==> flow/design.v <==
`timescale 1ns / 1ps
module comparator(
    input  [7:0] input1,
    input  [7:0] input2,
    output [7:0] max,
    output [7:0] min
    );
    reg [7:0] max_reg; 
    reg [7:0] min_reg;
    always @(*) begin 
        if (input1 > input2) begin
            max_reg <= input1;
            min_reg <= input2;
        end else begin 
            max_reg <= input2;
            min_reg <= input1;
        end 
    end
    assign max = max_reg;
    assign min = min_reg;
endmodule
`timescale 1ns / 1ps
module median_filter(
    input       clk,
    input [7:0] i_data,
    input       en1,
    input       en2,
    output [7:0] o_med
    );
    wire [7:0] d1_d2_s2;
    register d1(
    .clk(clk),
    .en(en1),
    .d(i_data),
    .q(d1_d2_s2)
    );
    wire [7:0] d2_s1;
    register d2(
    .clk(clk),
    .en(en1),
    .d(d1_d2_s2),
    .q(d2_s1)
    );
    wire [7:0] s1_c0;
    wire [7:0] s2_c0;
    wire [7:0] s3_c1;
    wire [7:0] c0_c2;
    wire [7:0] c0_c1;
    wire [7:0] c1_c2;
    wire [7:0] c1_l1;
    wire [7:0] c2_h1;
    wire [7:0] c2_m1;
    register s1(
    .clk(clk),
    .en(en2),
    .d(d2_s1),
    .q(s1_c0)
    );
    register s2(
    .clk(clk),
    .en(en2),
    .d(d1_d2_s2),
    .q(s2_c0)
    );
    register s3(
    .clk(clk),
    .en(en2),
    .d(i_data),
    .q(s3_c1)
    );
    comparator c0(
    .input1(s1_c0),
    .input2(s2_c0),
    .max(c0_c2),
    .min(c0_c1)
    );
    comparator c1(
    .input1(s3_c1),
    .input2(c0_c1),
    .max(c1_c2),
    .min(c1_l1)
    );
    comparator c2(
    .input1(c0_c2),
    .input2(c1_c2),
    .max(c2_h1),
    .min(c2_m1)
    );
    wire [7:0] h1_h2_c3_c6;
    wire [7:0] m1_m2_c4_c7;
    wire [7:0] l1_l2_c5_c8;
    register h1(
    .clk(clk),
    .en(en2),
    .d(c2_h1),
    .q(h1_h2_c3_c6)
    );
    register m1(
    .clk(clk),
    .en(en2),
    .d(c2_m1),
    .q(m1_m2_c4_c7)
    );
    register l1(
    .clk(clk),
    .en(en2),
    .d(c1_l1),
    .q(l1_l2_c5_c8)
    );
    wire [7:0] h2_c3;
    wire [7:0] m2_c4;
    wire [7:0] l2_c5;
    wire [7:0] c3_h3;
    wire [7:0] c4_mh3;
    wire [7:0] c4_ml3;
    wire [7:0] c5_l3;
    register h2(
    .clk(clk),
    .en(en2),
    .d(h1_h2_c3_c6),
    .q(h2_c3)
    );
    register m2(
    .clk(clk),
    .en(en2),
    .d(m1_m2_c4_c7),
    .q(m2_c4)
    );
    register l2(
    .clk(clk),
    .en(en2),
    .d(l1_l2_c5_c8),
    .q(l2_c5)
    );
    comparator c3(
    .input1(h2_c3),
    .input2(h1_h2_c3_c6),
    .max(),
    .min(c3_h3)
    );
    comparator c4(
    .input1(m2_c4),
    .input2(m1_m2_c4_c7),
    .max(c4_mh3),
    .min(c4_ml3)
    );
    comparator c5(
    .input1(l2_c5),
    .input2(l1_l2_c5_c8),
    .max(c5_l3),
    .min()
    );
    wire [7:0] h3_c6;
    wire [7:0] mh3_c9;
    wire [7:0] ml3_c7;
    wire [7:0] l3_c8;
    wire [7:0] c6_h4;
    wire [7:0] c7_c9;
    wire [7:0] c8_l4;
    wire [7:0] c9_m4;
    register h3(
    .clk(clk),
    .en(en2),
    .d(c3_h3),
    .q(h3_c6)
    );
    register mh3(
    .clk(clk),
    .en(en2),
    .d(c4_mh3),
    .q(mh3_c9)
    );
    register ml3(
    .clk(clk),
    .en(en2),
    .d(c4_ml3),
    .q(ml3_c7)
    );
    register l3(
    .clk(clk),
    .en(en2),
    .d(c5_l3),
    .q(l3_c8)
    );
    comparator c6(
    .input1(h3_c6),
    .input2(h1_h2_c3_c6),
    .max(),
    .min(c6_h4)
    );
    comparator c7(
    .input1(ml3_c7),
    .input2(m1_m2_c4_c7),
    .max(c7_c9),
    .min()
    );
    comparator c8(
    .input1(l3_c8),
    .input2(l1_l2_c5_c8),
    .max(c8_l4),
    .min()
    );
    comparator c9(
    .input1(c7_c9),
    .input2(mh3_c9),
    .max(),
    .min(c9_m4)
    );
    wire [7:0] h4_c10;
    wire [7:0] m4_c10;
    wire [7:0] l4_c11;
    wire [7:0] c10_c12;
    wire [7:0] c10_c11;
    wire [7:0] c11_c12;
     register h4(
    .clk(clk),
    .en(en2),
    .d(c6_h4),
    .q(h4_c10)
    );
    register m4(
    .clk(clk),
    .en(en2),
    .d(c9_m4),
    .q(m4_c10)
    );
    register l4(
    .clk(clk),
    .en(en2),
    .d(c8_l4),
    .q(l4_c11)
    );
    comparator c10(
    .input1(h4_c10),
    .input2(m4_c10),
    .max(c10_c12),
    .min(c10_c11)
    );
    comparator c11(
    .input1(c10_c11),
    .input2(l4_c11),
    .max(c11_c12),
    .min()
    );
    comparator c12(
    .input1(c10_c12),
    .input2(c11_c12),
    .max(),
    .min(o_med)
    );
endmodule
`timescale 1ns / 1ps
module register(
    input clk,
    input en,
    input  [7:0] d,
    output [7:0] q
    );
    reg [7:0] out_q;
    always @(posedge clk) begin 
        if (en) 
            out_q <= d;
    end
    assign q = out_q;
endmodule
# Step by step through the tools: median_filter
# Tool output for the design above, in the order of the flow.
# Line numbers count from 1 in the design file above.
# A cell with -- has no value.
# design
top_module,median_filter
clk_port,clk
library,sky130hd
pvt_corner,tt_025C_1v80

# Word-level counts
# Counts by Yosys on the flattened word-level netlist (proc, flatten, opt, wreduce; memories kept). Register bits leave out memories and registers merged into their read ports (data or address); mux counts leave out enables and synchronous resets folded into registers. Print and check cells are left out. Cells with the same type and inputs are merged into one.
# bits
register_bits,144
word_cells,49
# op_classes
n_cmp,13
mux,18
# op_table
cell,n
8-bit two-way mux,18
8-bit > comparator,13

# Longest topological paths
# Longest topological path by Yosys (ltp), each cell counted once; first at word level (registers and memories cut), then after technology mapping (sequential cells cut; the memories' decode and read muxes count).
# depth
depth_word,6
abc_area,0
depth_mapped,32
depth_no_buf,26

# After synthesis
# Yosys stat after the flow's synthesis: flattened, memories mapped to cells. It holds for the ABC_AREA given above (unset counts as 0); a run with the other value may have another netlist.
# by_type
cell,n,area_total_um2
sky130_fd_sc_hd__edfxtp_1,144,4.32E+03
sky130_fd_sc_hd__ha_1,103,1.29E+03
sky130_fd_sc_hd__mux2_2,69,776.995
sky130_fd_sc_hd__o21ai_0,68,340.326
sky130_fd_sc_hd__inv_1,89,334.07
sky130_fd_sc_hd__nand2_1,48,180.173
sky130_fd_sc_hd__a21oi_1,34,170.163
sky130_fd_sc_hd__a221oi_1,16,140.134
sky130_fd_sc_hd__nand3_1,26,130.125
sky130_fd_sc_hd__a21o_1,17,127.622
sky130_fd_sc_hd__mux2i_1,9,90.086
sky130_fd_sc_hd__nor2_1,19,71.318
sky130_fd_sc_hd__a222oi_1,7,70.067
sky130_fd_sc_hd__o21a_1,9,67.565
sky130_fd_sc_hd__nand2b_1,10,62.56
sky130_fd_sc_hd__nor2b_1,9,56.304
sky130_fd_sc_hd__and3_1,8,50.048
sky130_fd_sc_hd__nor3_1,10,50.048
# Not listed: further types 22, cells in them 51.
# mapped
cells,746
mapped_area_um2,8665.8
seq_area_um2,4324.1
flip_flops,144
buf_cells,16
# By module: a second synthesis without flattening, with its own total; a netlist apart from the flattened one above.
# hier_totals
cells_unflattened,716
area_unflattened_um2,10521.3
# Rows give one instance, submodules left out.
# by_module
module,n_inst,n_cells,area_um2
comparator,13,44,476.7
register,18,8,240.2
median_filter,1,0,0.0

# Worst setup path after synthesis
# Path of least setup slack by OpenSTA after synthesis, without wires, with an ideal clock, recovery checks aside; 20% of the period is set as input and as output delay. Where synthesis merged equal registers, the netlist keeps one of their names.
# synth_path
kind,flip-flop to output port
from,register m4.out_q[3]
to,output port o_med[0]
period_ns,7.06
out_delay_ns,1.412
launch_ns,0.000
t_arrival_ns,5.286
required_time_ns,5.648
path_slack_ns,0.362
delay_ns,5.286
driving_pins,27
path_buffers,3
synth_period_reached_ns,6.698
# "delay_ns" = arrival - input delay + setup time.
# A path that ends at an output port has no setup time.
# "driving_pins": output pins that drive a net of the path, with the launching flip-flop's if there is one; two outputs of one cell count as two.
# "synth_period_reached_ns" is the clock period less the worst setup slack; recovery checks do not enter. This is arithmetic on one report: input and output delays are still those of the set period (20% each).
# Between the ends stands the longest chain of elaborated cells between them, by number of cells; it is not shown to be the way that was timed. Of several equally long chains one is given.
# A line is the first line of the expression or statement that the cell stems from. Yosys adds cells for indexed reads and writes and turns some case tables into memories.
# synth_via
cell_sequence,sky130_fd_sc_hd__edfxtp_1 -> sky130_fd_sc_hd__inv_1 -> sky130_fd_sc_hd__ha_1 -> sky130_fd_sc_hd__and3_1 -> sky130_fd_sc_hd__a221oi_1 -> sky130_fd_sc_hd__o21ai_0 -> sky130_fd_sc_hd__o21ai_0 -> sky130_fd_sc_hd__clkbuf_1 -> sky130_fd_sc_hd__clkbuf_1 -> sky130_fd_sc_hd__nand2_1 -> sky130_fd_sc_hd__o21ai_0 -> sky130_fd_sc_hd__ha_1 -> sky130_fd_sc_hd__and3_1 -> sky130_fd_sc_hd__a221oi_1 -> sky130_fd_sc_hd__o21ai_0 -> sky130_fd_sc_hd__o21ai_0 -> sky130_fd_sc_hd__buf_1 -> sky130_fd_sc_hd__mux2i_1 -> sky130_fd_sc_hd__ha_1 -> sky130_fd_sc_hd__nor2b_1 -> sky130_fd_sc_hd__o21ai_0 -> sky130_fd_sc_hd__a21oi_1 -> sky130_fd_sc_hd__o21bai_1 -> sky130_fd_sc_hd__a21o_1 -> sky130_fd_sc_hd__nor2_1 -> sky130_fd_sc_hd__mux2_2 -> sky130_fd_sc_hd__a221oi_1
elab_chain_len,6
# synth_lines
element,line_no,source
from (decl),259,reg [7:0] out_q;
from (assign),262,out_q <= d;
8-bit > comparator,11,if (input1 > input2) begin
8-bit two-way mux,11,
8-bit > comparator,11,
8-bit two-way mux,11,
8-bit > comparator,11,
8-bit two-way mux,11,
to (decl),28,output [7:0] o_med

# Worst path after layout
# From the final timing report of flow run 1: the path of least setup slack in the routed layout; clock arrival at registers is part of the times.
# layout_path
kind,flip-flop to output port
from,register m4.out_q[3]
to,output port o_med[2]
period_ns,4.34
out_delay_ns,0.87
launch_ns,0.42
t_arrival_ns,5.27
required_time_ns,3.47
path_slack_ns,-1.80
driving_pins,29
path_buffers,4
# Between the ends stands the longest chain of elaborated cells between them, by number of cells; it is not shown to be the way that was timed. Of several equally long chains one is given.
# layout_via
cell_sequence,sky130_fd_sc_hd__edfxtp_1 -> sky130_fd_sc_hd__inv_2 -> sky130_fd_sc_hd__ha_4 -> sky130_fd_sc_hd__a21o_1 -> sky130_fd_sc_hd__a221oi_2 -> sky130_fd_sc_hd__o21ai_1 -> sky130_fd_sc_hd__o21ai_2 -> sky130_fd_sc_hd__clkbuf_8 -> sky130_fd_sc_hd__buf_8 -> sky130_fd_sc_hd__nor2_4 -> sky130_fd_sc_hd__a21oi_2 -> sky130_fd_sc_hd__ha_2 -> sky130_fd_sc_hd__inv_2 -> sky130_fd_sc_hd__a21o_1 -> sky130_fd_sc_hd__a221oi_2 -> sky130_fd_sc_hd__o21ai_2 -> sky130_fd_sc_hd__o21ai_2 -> sky130_fd_sc_hd__buf_6 -> sky130_fd_sc_hd__mux2i_1 -> sky130_fd_sc_hd__ha_1 -> sky130_fd_sc_hd__nor2b_1 -> sky130_fd_sc_hd__o21ai_1 -> sky130_fd_sc_hd__a21oi_1 -> sky130_fd_sc_hd__o21bai_1 -> sky130_fd_sc_hd__a21o_1 -> sky130_fd_sc_hd__nor2_2 -> sky130_fd_sc_hd__mux2_4 -> sky130_fd_sc_hd__a221oi_4 -> sky130_fd_sc_hd__buf_2
elab_chain_len,6
# layout_lines
element,line_no,source
from (decl),259,reg [7:0] out_q;
from (assign),262,out_q <= d;
8-bit > comparator,11,if (input1 > input2) begin
8-bit two-way mux,11,
8-bit > comparator,11,
8-bit two-way mux,11,
8-bit > comparator,11,
8-bit two-way mux,11,
to (decl),28,output [7:0] o_med

# Stored flow runs of median_filter (2 of them; Yosys, OpenROAD, sky130hd). They differ in their settings and are not a sequence. Constraints: input delay and output delay 20% of the set period each, output load 0.01 pF.
# "worst_setup_path_time_ns" is the time allowed to the run's worst setup path (the clock period less input and output delay, where it has them) less its slack. Clock arrival times count: a late capture clock shortens it, a late launch clock lengthens it.
# A setting shown as - is not set for that run.
run,period_ns,CORE_UTILIZATION,SETUP_SLACK_MARGIN,PLACE_DENSITY_LB_ADDON,TNS_END_PERCENT,GPL_TIMING_DRIVEN,GPL_ROUTABILITY_DRIVEN,CAP_MARGIN,CORE_MARGIN,SLEW_MARGIN,CORE_ASPECT_RATIO,CTS_CLUSTER_SIZE,CTS_CLUSTER_DIAMETER,MIN_ROUTING_LAYER,ys_area_um2,die_area_um2,cell_area_final_um2,utilization_frac,worst_setup_slack_ns,fin_hold_ws_ns,worst_setup_path_time_ns,critical_path_kind
flow run 1,4.34,58,0.1,0.16,70,0,1,20,2,20,-,-,-,-,8665.8,15935.3,11358.4,0.779,-1.801,0.421,5.27,flip-flop to output port
flow run 2,4.51,34,-,-,-,-,-,15,2,20,0.57,95,262,met2,8665.8,26831.2,11977.7,0.474,-1.663,0.414,5.27,flip-flop to output port
